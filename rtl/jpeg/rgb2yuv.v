==> flow/design.v <==
module rgb2yuv(
    clk             ,  
    rstn            ,  
    pixel_data_in   ,  
    pixel_in_valid  ,  
    pixel_data_out  ,  
    pixel_out_valid    
    );
  input         clk             ;  
  input         rstn            ;  
  input  [23:0] pixel_data_in   ;  
  input         pixel_in_valid  ;  
  output [23:0] pixel_data_out  ;  
  output        pixel_out_valid ;  
  reg           pixel_out_valid ;
  wire   [7:0]  r_in    ;
  wire   [7:0]  g_in    ;
  wire   [7:0]  b_in    ;
  wire   [19:0] y_tmp   ;
  wire   [19:0] u_tmp   ;
  wire   [19:0] v_tmp   ;
  reg    [7:0]  y_clip  ;
  reg    [7:0]  u_clip  ;
  reg    [7:0]  v_clip  ;
  assign r_in = pixel_data_in[23:16];
  assign g_in = pixel_data_in[15:8] ;
  assign b_in = pixel_data_in[7:0]  ;
  assign y_tmp = ( 218 * $signed({1'b0, r_in}) + 732 * $signed({1'b0, g_in}) +  74 * $signed({1'b0, b_in}));
  assign u_tmp = (-117 * $signed({1'b0, r_in}) - 395 * $signed({1'b0, g_in}) + 512 * $signed({1'b0, b_in})) + 131072;
  assign v_tmp = ( 512 * $signed({1'b0, r_in}) - 465 * $signed({1'b0, g_in}) -  47 * $signed({1'b0, b_in})) + 131072;
  always @(posedge clk or negedge rstn) begin
      if (~rstn) begin
          y_clip <= #1 8'h0;
      end
      else if (pixel_in_valid) begin
          y_clip <= #1 (y_tmp[19])          ? 0           :
                         (y_tmp[18:10] > 255) ? 255         :
                                                y_tmp[17:10];
      end
  end
  always @(posedge clk or negedge rstn) begin
      if (~rstn) begin
          u_clip <= #1 8'h0;
      end
      else if (pixel_in_valid) begin
          u_clip <= #1 (u_tmp[19])          ? 0           :
                         (u_tmp[18:10] > 255) ? 255         :
                                                u_tmp[17:10];
      end
  end
  always @(posedge clk or negedge rstn) begin
      if (~rstn) begin
          v_clip <= #1 8'h0;
      end
      else if (pixel_in_valid) begin
          v_clip <= #1 (v_tmp[19])          ? 0           :
                         (v_tmp[18:10] > 255) ? 255         :
                                                v_tmp[17:10];
      end
  end
  assign pixel_data_out = {~y_clip[7], y_clip[6:0],
                           ~u_clip[7], u_clip[6:0], 
                           ~v_clip[7], v_clip[6:0]};
  always @(posedge clk or negedge rstn) begin
      if (~rstn) begin
          pixel_out_valid <= #1 1'b0;
      end
      else begin
          pixel_out_valid <= #1 pixel_in_valid;
      end
  end
endmodule
Reports on rgb2yuv

The steps from the RTL of rgb2yuv to its reports follow in flow order.
Lines are those of the file above, counted from 1.
Operators carry their Yosys type and port widths (W data, S select, Z words).
Library cell names are shortened.
Not given: n/a

Top module: rgb2yuv
Clock port: clk
Library: sky130hd
Corner: tt_025C_1v80

Word-level counts

Yosys after proc, flatten, opt, wreduce and memory -nomap, before mapping. Enables and synchronous resets that opt folds into registers are not counted as muxes. Memory bits, and registers merged into a memory's read port (data or address), are not among the register bits. Print and check cells are not counted. Equal cells are merged and count once.

$mul: 7
$lt $le $gt $ge: 3
Add/subtract/negate cells: 8
Mux-type cells: 6
Bitwise operators: 3

Operators with widths:

| operator                 | number |
| $mul A9 B8 Y17 const A   | 2 |
| $mul A6 B8 Y14 const A   | 2 |
| $mul A8 B9 Y17 const A   | 1 |
| $mul A8 B8 Y16 const A   | 1 |
| $mul A7 B8 Y15 const A   | 1 |
| $mux W8                  | 6 |
| $gt A9 B8 Y1 const B     | 3 |
| $add A19 B15 Y20         | 1 |
| $add A19 B18 Y20         | 1 |
| $add A19 B19 Y20 const B | 1 |
| $add A20 B19 Y20 const B | 1 |
| $add A16 B18 Y19         | 1 |
| $sub A17 B18 Y19         | 1 |
| $sub A18 B15 Y19         | 1 |
| $sub A17 B17 Y18         | 1 |
| $not A1 Y1               | 3 |

Input port bits: 27
Bits in registers: 25

Logic depth

Longest topological path by Yosys (ltp), each cell counted once; first at word level (registers and memories cut), then after technology mapping (sequential cells cut; the memories' decode and read muxes count).

Depth after elaboration: 7
ABC_AREA: 0
Mapped depth: 30
Gate-level depth less buffers: 30

Netlist

Yosys stat after the flow's synthesis: flattened, memories mapped to cells. It holds for the ABC_AREA given above (unset counts as 0); a run with the other value may have another netlist.

Cell area after synthesis: 11174.5 um^2
Cell count: 1217
Flip-flops: 25
Buffers: 24

Cell types:

| cell     | number |
| ha_1     | 311 |
| fa_1     | 123 |
| inv_1    | 267 |
| dfrtp_1  | 25 |
| xnor2_1  | 51 |
| a21oi_1  | 56 |
| xor2_1   | 30 |
| nor2_1   | 46 |
| nand2_1  | 43 |
| buf_4    | 21 |
| o21ai_0  | 30 |
| a21o_1   | 17 |
| nand3_1  | 21 |
| nor3_1   | 19 |
| a211oi_1 | 11 |
| o211ai_1 | 10 |
| nand2b_1 | 11 |
| nor2b_1  | 10 |

Not listed: further types 47, cells in them 115.

Path before layout

Path of least setup slack by OpenSTA after synthesis, without wires, with an ideal clock, recovery checks aside; 20% of the period is set as input and as output delay. Where synthesis merged equal registers, the netlist keeps one of their names.

Path kind: in2reg
From: input port pixel_data_in[14]
To: register u_clip[0]
External input delay: 2180 ps
Delay of the path: 6499 ps
Clock period: 10900 ps
Setup slack: 2221 ps
Data required time: 10821 ps
Library setup time: 79 ps
Buffers on the path: 0
Driving pins on the path: 28
Arrival time: 8600 ps
Synthesis period reached: 8679 ps

"delay of the path" = arrival - input delay + setup time.
"driving pins on the path" counts driving pins, that of a launching flip-flop among them; a cell with two outputs on the path counts twice.
"synthesis period reached" = period - worst setup slack (recovery checks aside). The figure is calculated, with input and output delays left at 20% of the set period.
The rows between start and end are the longest chain of elaborated cells between them; the timing report does not say that the signal goes this way. Where chains are equally long, one stands for them.
Each line given opens the expression or statement behind the cell; cells for indexed reads and writes are added by Yosys, which also makes memories of some case tables.

Cells stage by stage: inv_1 -> ha_1 -> xor2_1 -> ha_1 -> fa_1 -> ha_1 -> ha_1 -> or3_1 -> o21ai_0 -> a21oi_1 -> a21oi_1 -> xor2_1 -> ha_1 -> fa_1 -> ha_1 -> ha_1 -> inv_1 -> fa_1 -> inv_1 -> ha_1 -> nand2_1 -> o211ai_1 -> o21ai_0 -> a21oi_1 -> nor3_1 -> o311ai_1 -> nor2_1 -> o2bb2ai_1
Cells in the longest elaborated chain: 7
Elaborated cells between the ends (all ways): 7
RTL lines with such cells: 3
Those cells by class: add/sub (3); mul (1); compare (1); mux (2)

RTL lines, path post-synthesis:

| what             | line | source |
| from (decl)      | 11   | `input  [23:0] pixel_data_in   ;` |
| $mul A9 B8 Y17   | 29   | `assign u_tmp = (-117 * $signed({1'b0, r_in}) - 395 * $signed({1'b0, g_in}) + 512 * $signed({1'b0, b_in})) + 13 ...` |
| $sub A17 B18 Y19 | 29   |  |
| $add A19 B18 Y20 | 29   |  |
| $add A20 B19 Y20 | 29   |  |
| $gt A9 B8 Y1     | 47   | `(u_tmp[18:10] > 255) ? 255         :` |
| $mux W8          | 47   |  |
| $mux W8          | 46   | `u_clip <= #1 (u_tmp[19])          ? 0           :` |
| to (assign)      | 43   | `u_clip <= #1 8'h0;` |
| to (assign)      | 46   |  |
| to (decl)        | 23   | `reg    [7:0]  u_clip  ;` |

Timing after layout

Path of least setup slack in the final report of flow run 1 (OpenROAD, finished layout, wires in). Where an end is a register, its clock arrival counts in the times.
The path's times are printed in steps of 10 ps; the period is the one set.

Path kind: in2reg
From: input port pixel_data_in[13]
To: register u_clip[7]
Data required time: 5460 ps
Driving pins on the path: 29
External input delay: 1060 ps
Setup slack: -1920 ps
Arrival time: 7380 ps
Library setup time: 120 ps
Buffers on the path: 2
Clock period: 5310 ps

The rows between start and end are the longest chain of elaborated cells between them; the timing report does not say that the signal goes this way. Where chains are equally long, one stands for them.

Cells stage by stage: buf_6 -> ha_2 -> xor2_4 -> ha_4 -> fa_1 -> ha_4 -> ha_4 -> a21boi_2 -> o211ai_1 -> a21oi_2 -> a2111oi_4 -> xnor2_4 -> xnor2_2 -> ha_1 -> ha_1 -> ha_1 -> inv_1 -> fa_1 -> inv_1 -> ha_4 -> nand3_2 -> nor2_2 -> nand3_2 -> a21oi_4 -> or3_4 -> o311ai_4 -> buf_6 -> nor2_2 -> o22ai_1
Cells in the longest elaborated chain: 7
Elaborated cells between the ends (all ways): 7
RTL lines with such cells: 3
Those cells by class: add/sub (3); mul (1); compare (1); mux (2)

RTL lines, path after layout:

| what             | line | source |
| from (decl)      | 11   | `input  [23:0] pixel_data_in   ;` |
| $mul A9 B8 Y17   | 29   | `assign u_tmp = (-117 * $signed({1'b0, r_in}) - 395 * $signed({1'b0, g_in}) + 512 * $signed({1'b0, b_in})) + 13 ...` |
| $sub A17 B18 Y19 | 29   |  |
| $add A19 B18 Y20 | 29   |  |
| $add A20 B19 Y20 | 29   |  |
| $gt A9 B8 Y1     | 47   | `(u_tmp[18:10] > 255) ? 255         :` |
| $mux W8          | 47   |  |
| $mux W8          | 46   | `u_clip <= #1 (u_tmp[19])          ? 0           :` |
| to (assign)      | 43   | `u_clip <= #1 8'h0;` |
| to (assign)      | 46   |  |
| to (decl)        | 23   | `reg    [7:0]  u_clip  ;` |

--- measured runs ---
Record of 2 stored runs of the RTL-to-layout flow on rgb2yuv, platform sky130hd. The runs are unordered. Constraints: input delay and output delay 20% of the set period each, output load 0.01 pF.
"achieved clock period": clock period set for the run, less the worst setup slack. It is reckoned from that one timing run; input and output delays stay at 20% of the period that was set.
By "allowed time less slack (worst setup path)" is meant the share of the clock period that the worst setup path is allowed (20% is reserved at inputs, 20% at outputs), minus its slack. Clock arrival times at its registers enter into it.
"allowed time less slack (worst setup path)" is known to 10 ps.
A setting shown as - is not set for that run.

| setting or result                                        | flow run 1 | flow run 2 |
| period_ns                                                | 5.31       | 13.0       |
| CORE_UTILIZATION                                         | 49         | 33         |
| SETUP_SLACK_MARGIN                                       | 0.53       | -          |
| PLACE_DENSITY                                            | 0.78       | 0.56       |
| ABC_AREA                                                 | 0          | -          |
| GPL_TIMING_DRIVEN                                        | 0          | -          |
| CAP_MARGIN                                               | 25         | 20         |
| SLEW_MARGIN                                              | 25         | 20         |
| MIN_ROUTING_LAYER                                        | met2       | met1       |
| CORE_MARGIN                                              | 2          | 2          |
| CORE_ASPECT_RATIO                                        | -          | 1.31       |
| TNS_END_PERCENT                                          | -          | 50         |
| CTS_CLUSTER_SIZE                                         | -          | 41         |
| CTS_CLUSTER_DIAMETER                                     | -          | 301        |
| chip area in the Yosys report (um^2)                     | 11174.5    | 11174.5    |
| area of the die (um^2)                                   | 24029.7    | 35363.2    |
| area of the standard cells in the finished layout (um^2) | 13842.0    | 12164.2    |
| utilization (%)                                          | 61.5       | 36.3       |
| worst slack on setup checks (ps)                         | -1922      | 2350       |
| setup TNS (ps)                                           | -34756     | 0          |
| lowest hold slack (ps)                                   | 504        | 490        |
| achieved clock period (ps)                               | 7232       | 10650      |
| allowed time less slack (worst setup path) (ps)          | 6170       | 8050       |
| class of the worst setup path                            | in2reg     | in2reg     |
--- end ---
